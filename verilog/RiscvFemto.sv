==> flow/design.v <==
`default_nettype none
module RiscvFemto (
    input var logic clk,
    input var logic rstn,
    input var logic [31:0] memIn,
    output var logic [31:0] memAddr,
    output var logic memRead,
    output var logic [3:0] memWstrb,
    output var logic [31:0] memWrite
);
logic [31:0] instr = '0;
logic [31:0] pc = '0;
logic signed [31:0] regFile [32];
logic signed [31:0] rs1 = '0;
logic signed [31:0] rs2 = '0;
initial begin
    for (int i=0; i<32; i++) regFile[i] = '0;
end
wire isAluReg = (instr[6:0] == 7'b01_100_11);  
wire isAluImm = (instr[6:0] == 7'b00_100_11);  
wire isBranch = (instr[6:0] == 7'b11_000_11);  
wire isJalr   = (instr[6:0] == 7'b11_001_11);  
wire isJal    = (instr[6:0] == 7'b11_011_11);  
wire isAuiPc  = (instr[6:0] == 7'b00_101_11);  
wire isLui    = (instr[6:0] == 7'b01_101_11);  
wire isLoad   = (instr[6:0] == 7'b00_000_11);  
wire isStore  = (instr[6:0] == 7'b01_000_11);  
wire isSystem = (instr[6:0] == 7'b11_100_11);  
wire [4:0] rs1Id = instr[19:15];
wire [4:0] rs2Id = instr[24:20];
wire [4:0] rdId = instr[11:7];
wire [2:0] funct3 = instr[14:12];
wire [6:0] funct7 = instr[31:25];
wire signed [31:0] immU = signed'({instr[31], instr[30:12], 12'b0});
wire signed [31:0] immI = signed'({instr[31], instr[30:20]});
wire signed [31:0] immS = signed'({instr[31], instr[30:25], instr[11:7]});
wire signed [31:0] immB = signed'({instr[31], instr[7], instr[30:25], instr[11:8], 1'b0});
wire signed [31:0] immJ = signed'({instr[31], instr[19:12], instr[20], instr[30:21], 1'b0});
wire signed [31:0] aluIn1 = rs1;
wire signed [31:0] aluIn2 = (isAluReg | isBranch) ? rs2 : immI;
logic signed [31:0] aluOut;
wire aluSubtract = (isAluReg && funct7[5]) || isBranch;
wire signed [32:0] aluAdder = aluSubtract ? (aluIn1-aluIn2) : (aluIn1+aluIn2);
wire aluEq = aluAdder[31:0] == 32'd0;
wire aluLtu = aluIn1[31] ^ aluIn2[31] ^ aluAdder[32];
wire aluLt = aluAdder[32];
logic takeBranch;
wire [4:0] shamt = aluIn2[4:0];
wire [31:0] flipAluIn1;
for (genvar i=0; i<32; i++) assign flipAluIn1[i] = aluIn1[31-i];
wire [31:0] shifterIn = (funct3 == 3'b001) ? flipAluIn1 : aluIn1;
wire [31:0] shifter = signed'({funct7[5]&aluIn1[31], shifterIn}) >>> shamt;
wire [31:0] leftShift;
for (genvar i=0; i<32; i++) assign leftShift[i] = shifter[31-i];
always_comb begin
    case (funct3)
        3'b000: aluOut = aluAdder;
        3'b001: aluOut = leftShift;
        3'b010: aluOut = {31'b0, aluLt};
        3'b011: aluOut = {31'b0, aluLtu};
        3'b100: aluOut = aluIn1 ^ aluIn2;
        3'b101: aluOut = shifter;
        3'b110: aluOut = aluIn1 | aluIn2;
        3'b111: aluOut = aluIn1 & aluIn2;
    endcase
end
always_comb begin
    case(funct3)
        3'b000: takeBranch = aluEq;
        3'b001: takeBranch = !aluEq;
        3'b100: takeBranch = aluLt;
        3'b101: takeBranch = !aluLt;
        3'b110: takeBranch = aluLtu;
        3'b111: takeBranch = !aluLtu;
        default: takeBranch = 1'b0;
    endcase
end
enum {
    ST_FETCH_INSTR,
    ST_WAIT_INSTR,
    ST_FETCH_REGS,
    ST_EXECUTE,
    ST_LOAD,
    ST_WAIT_DATA,
    ST_STORE
} state;
initial state = ST_FETCH_INSTR;
wire [31:0] loadstoreAddr = rs1 + (isStore ? immS : immI);
wire memByteAccess = funct3[1:0] == 2'b00;
wire memHalfwordAccess = funct3[1:0] == 2'b01;
wire [15:0] loadHalfword = loadstoreAddr[1] ? memIn[31:16] : memIn[15:0];
wire [7:0] loadByte = loadstoreAddr[0] ? loadHalfword[15:8] : loadHalfword[7:0];
wire loadSign = !funct3[2] & (memByteAccess ? loadByte[7] : loadHalfword[15]);
wire [31:0] loadData = memByteAccess ? {{24{loadSign}}, loadByte}
    : memHalfwordAccess ? {{16{loadSign}}, loadHalfword}
    : memIn;
assign memWrite[ 7: 0] = rs2[7:0];
assign memWrite[15: 8] = loadstoreAddr[0] ? rs2[7:0] : rs2[15: 8];
assign memWrite[23:16] = loadstoreAddr[1] ? rs2[7:0] : rs2[23:16];
assign memWrite[31:24] = loadstoreAddr[0] ? rs2[7:0]
    : loadstoreAddr[1] ? rs2[15:8] : rs2[31:24];
wire [3:0] storeMask = memByteAccess
    ? (loadstoreAddr[1]
        ? (loadstoreAddr[0] ? 4'b1000 : 4'b0100)
        : (loadstoreAddr[0] ? 4'b0010 : 4'b0001)
    )
    : memHalfwordAccess ? (loadstoreAddr[1] ? 4'b1100 : 4'b0011)
    : 4'b1111;
wire [31:0] pcPlus4 = pc + 4;
wire [31:0] pcPlusImm = pc + (instr[3] ? immJ : instr[4] ? immU : immB);
wire [31:0] nextPC = (isBranch && takeBranch || isJal) ? pcPlusImm
    : isJalr ? {aluAdder[31:1], 1'b0}
    : pcPlus4;
wire [31:0] writeBackData = (isJal || isJalr) ? pcPlus4
    : isLoad ? loadData
    : isLui ? immU
    : isAuiPc ? pcPlusImm
    : aluOut;
wire writeBackEn = (state == ST_EXECUTE && !isBranch && !isStore && !isLoad)
    || (state == ST_WAIT_DATA);
assign memAddr = (state == ST_FETCH_INSTR || state == ST_WAIT_INSTR) ? pc : loadstoreAddr;
assign memRead = state == ST_FETCH_INSTR || state == ST_LOAD;
assign memWstrb = (state == ST_STORE) ? storeMask : '0;
always @(posedge clk) begin
    if (writeBackEn && (rdId != 0)) regFile[rdId] <= writeBackData;
    case(state)
        ST_FETCH_INSTR: state <= ST_WAIT_INSTR;
        ST_WAIT_INSTR: begin
            instr <= memIn;
            state <= ST_FETCH_REGS;
        end
        ST_FETCH_REGS: begin
            rs1 <= regFile[rs1Id];
            rs2 <= regFile[rs2Id];
            state <= ST_EXECUTE;
        end
        ST_EXECUTE: begin
            if (!isSystem) pc <= nextPC;
            state <= isLoad ? ST_LOAD 
                : isStore ? ST_STORE
                : ST_FETCH_INSTR;
        end
        ST_LOAD: state <= ST_WAIT_DATA;
        ST_WAIT_DATA: state <= ST_FETCH_INSTR;
        ST_STORE: state <= ST_FETCH_INSTR;
    endcase
    if (!rstn) begin
        pc <= '0;
        state <= ST_FETCH_INSTR;
    end
end
endmodule
`default_nettype wire
# == Tool chain data of RiscvFemto ==
# What the tools print for RiscvFemto, step after step.
# Line numbers count from 1 in the design file above.
# The mark -- stands for no value.
# setup
design,RiscvFemto
clock_port,clk
lib,sky130hd
lib_corner,tt_025C_1v80

# == Elaborated design ==
# Counts by Yosys on the flattened word-level netlist (proc, flatten, opt, wreduce; memories kept). Register bits leave out memories and registers merged into their read ports (data or address). Print and check cells are left out. Cells with the same type and inputs are merged into one.
# Yosys's memory passes give these memory sizes; they may raise the number of words (mostly to a power of two), join words into wider ones and drop unused or constant bits.
# classes
add_sub_neg,5
eq_ne,23
shift,1
muxes,37
logic,9
reduce_and_logical,27
# ops
cell,n
two-way mux 32 bit,12
case mux 32 bit (select 8 bit),1
case mux 32 bit (select 6 bit),1
== test 32 x 3 -> 1 bit with constant B,3
== test 32 x 2 -> 1 bit with constant B,2
zero test 32 bit,2
two-way mux 31 bit,2
two-way mux 8 bit,5
adder 32 x 32 -> 33 bit,1
subtractor 32 x 32 -> 33 bit,1
>>> shifter 33 x 5 -> 32 bit,1
two-way mux 33 bit,1
== test 32 x 1 -> 1 bit with constant B,1
adder 32 x 12 -> 32 bit,1
adder 32 x 3 -> 32 bit with constant B,1
adder 32 bit,1
AND 32 bit,1
bitwise OR 32 bit,1
bitwise XOR 32 bit,1
== test 7 bit with constant B,4
two-way mux 4 bit,6
== test 7 x 6 -> 1 bit with constant B,3
two-way mux 16 bit,1
== test 3 bit with constant B,4
two-way mux 5 bit,2
zero test 1 bit,7
== test 7 x 2 -> 1 bit with constant B,1
== test 7 x 5 -> 1 bit with constant B,1
# Not listed: further kinds 19, cells in them 34.
# bits
ff_bits,96
mem_bits_rw,1024
clocked_rd_ports_x_width,64
mem_count,1
input_bits,34
# mem_list
memory,size,word_bits,rd,wr,line_no,rtl
regFile,32,32,2,1,13,logic signed [31:0] regFile [32];

# == Longest topological paths ==
# Depth = most cells in a row (Yosys ltp): at word level without a register or memory, in the mapped netlist without a sequential cell, where the memories' decode and read muxes count.
# depth
word_depth,12
ABC_AREA,0
mapped_depth,27

# == Mapped cells and area ==
# Source: synth_stat.txt of the flow (Yosys; design flattened, memories mapped). It holds for the ABC_AREA given above (unset counts as 0); a run with the other value may have another netlist.
# mapped
cells,4462
yosys_area_mm2,0.065439
seq_area_mm2,0.0343129
ff_cells,1154
n_buf,323
# by_type
cell,n
sky130_fd_sc_hd__edfxtp_1,1120
sky130_fd_sc_hd__mux4_2,646
sky130_fd_sc_hd__ha_1,157
sky130_fd_sc_hd__a21oi_1,299
sky130_fd_sc_hd__mux2_2,98
sky130_fd_sc_hd__nor2_1,287
sky130_fd_sc_hd__o21ai_0,204
sky130_fd_sc_hd__mux2i_1,88
sky130_fd_sc_hd__clkbuf_1,232
sky130_fd_sc_hd__nand2_1,213
sky130_fd_sc_hd__xnor2_1,81
sky130_fd_sc_hd__dfxtp_1,34
sky130_fd_sc_hd__nand3_1,91
sky130_fd_sc_hd__xor2_1,51
sky130_fd_sc_hd__a21o_1,52
sky130_fd_sc_hd__inv_1,104
sky130_fd_sc_hd__a211oi_1,35
sky130_fd_sc_hd__buf_1,67
# Not listed: further types 77, cells in them 603.

# == Timing after synthesis ==
# OpenSTA on the mapped netlist: ideal clock, no wires. The path of least setup slack (recovery checks aside). Input and output delay are each 20% of the period. Register names are those of the netlist, which keeps one name where synthesis merged equal registers.
# synth_path
path_kind,reg-to-output
start,register instr[4]
end,output memAddr[31]
period_ps,9560
out_delay_ps,1912
arrival_time_ps,5203
required_ps,7648
setup_slack_ps,2445
path_delay_ps,5203
path_stages,20
synth_period_reached_ps,7115
# "path_delay_ps" is the arrival time less input delay plus setup time.
# At an output port there is no setup time.
# "path_stages": output pins that drive a net of the path, with the launching flip-flop's if there is one; two outputs of one cell count as two.
# "synth_period_reached_ps" = period - worst setup slack (recovery checks aside). The figure is calculated, with input and output delays left at 20% of the set period.
# The rows between start and end are the longest chain of elaborated cells between them; the timing report does not say that the signal goes this way. Where chains are equally long, one stands for them.
# Each line given opens the expression or statement behind the cell; cells for indexed reads and writes are added by Yosys, which also makes memories of some case tables.
# synth_via
cell_sequence,sky130_fd_sc_hd__edfxtp_1 sky130_fd_sc_hd__clkbuf_1 sky130_fd_sc_hd__or2_2 sky130_fd_sc_hd__clkbuf_1 sky130_fd_sc_hd__nor4_1 sky130_fd_sc_hd__nand2_1 sky130_fd_sc_hd__mux2_2 sky130_fd_sc_hd__ha_1 sky130_fd_sc_hd__o21a_1 sky130_fd_sc_hd__o21a_1 sky130_fd_sc_hd__and3_1 sky130_fd_sc_hd__a221o_1 sky130_fd_sc_hd__o21a_1 sky130_fd_sc_hd__a311oi_1 sky130_fd_sc_hd__o31ai_1 sky130_fd_sc_hd__or4_1 sky130_fd_sc_hd__a31oi_1 sky130_fd_sc_hd__o21ai_0 sky130_fd_sc_hd__a21o_1 sky130_fd_sc_hd__a211oi_1
elab_chain_cells,4
# synth_lines
item,line_no,rtl
from (decl),11,logic [31:0] instr = '0;
from (assign),129,instr <= memIn;
== test 7 x 6 -> 1 bit,27,wire isStore  = (instr[6:0] == 7'b01_000_11);
two-way mux 5 bit,88,wire [31:0] loadstoreAddr = rs1 + (isStore ? immS : immI);
adder 32 x 12 -> 32 bit,88,
two-way mux 32 bit,121,assign memAddr = (state == ST_FETCH_INSTR || state == ST_WAIT_INSTR) ? pc : loadstoreAddr;
to (decl),6,"output var logic [31:0] memAddr,"

# == Timing after layout ==
# Path of least setup slack in the final report of run 1 (OpenROAD, finished layout, wires in). Where an end is a register, its clock arrival counts in the times.
# The report prints the path's times to 10 ps; the period is as set.
# layout_path
path_kind,reg-to-output
start,register instr[3]
end,output memAddr[31]
period_ps,8180
out_delay_ps,1640
arrival_time_ps,5280
required_ps,6540
setup_slack_ps,1270
path_stages,19
# The rows between start and end are the longest chain of elaborated cells between them; the timing report does not say that the signal goes this way. Where chains are equally long, one stands for them.
# layout_via
cell_sequence,sky130_fd_sc_hd__edfxtp_1 sky130_fd_sc_hd__or2_4 sky130_fd_sc_hd__nor4_4 sky130_fd_sc_hd__nand2_2 sky130_fd_sc_hd__mux2_2 sky130_fd_sc_hd__ha_4 sky130_fd_sc_hd__o21a_1 sky130_fd_sc_hd__o21a_1 sky130_fd_sc_hd__and3_1 sky130_fd_sc_hd__a221o_1 sky130_fd_sc_hd__o21a_4 sky130_fd_sc_hd__a311oi_4 sky130_fd_sc_hd__o31ai_2 sky130_fd_sc_hd__or4_4 sky130_fd_sc_hd__a31oi_4 sky130_fd_sc_hd__o21ai_2 sky130_fd_sc_hd__a21o_1 sky130_fd_sc_hd__a211oi_2 sky130_fd_sc_hd__clkdlybuf4s15_2
elab_chain_cells,4
# layout_lines
item,line_no,rtl
from (decl),11,logic [31:0] instr = '0;
from (assign),129,instr <= memIn;
== test 7 x 6 -> 1 bit,27,wire isStore  = (instr[6:0] == 7'b01_000_11);
two-way mux 5 bit,88,wire [31:0] loadstoreAddr = rs1 + (isStore ? immS : immI);
adder 32 x 12 -> 32 bit,88,
two-way mux 32 bit,121,assign memAddr = (state == ST_FETCH_INSTR || state == ST_WAIT_INSTR) ? pc : loadstoreAddr;
to (decl),6,"output var logic [31:0] memAddr,"

# Module RiscvFemto, platform sky130hd: 2 stored runs of the flow (Yosys, OpenROAD) with differing settings, in no particular order. Input and output delays are each 20% of the period that was set; the output load is 0.01 pF.
# By "period_less_ws_ps" is meant the clock period of the run minus its worst setup slack. This is arithmetic on one report: input and output delays are still those of the set period (20% each).
# "worst_path_ps" = time allowed to the worst setup path (clock period - input delay - output delay, where it has them) - its slack; a late launch clock adds to it, a late capture clock takes from it.
# "worst_path_ps" is known to 10 ps.
# A setting shown as n/a is not set for that run.
stored run,period_ns,SETUP_SLACK_MARGIN,CAP_MARGIN,CORE_MARGIN,CORE_UTILIZATION,SLEW_MARGIN,PLACE_DENSITY_LB_ADDON,CELL_PAD_IN_SITES_GLOBAL_PLACEMENT,GPL_ROUTABILITY_DRIVEN,CTS_CLUSTER_SIZE,CTS_CLUSTER_DIAMETER,stdcell_area_mm2,worst_hold_slack_ps,setup_ws_ps,worst_path_ps,worst_path_kind,design.die.area_mm2,post_synth_area_mm2,period_less_ws_ps
run 1,8.18,1.23,20,2,40,20,n/a,n/a,n/a,n/a,n/a,0.0741148,635,1266,5280,reg-to-output,0.166848,0.065439,6914
run 2,8.77,1.28,10,8,46,20,0.26,3,0,15,163,0.0719953,613,1512,7260,reg-to-reg,0.154583,0.065439,7258
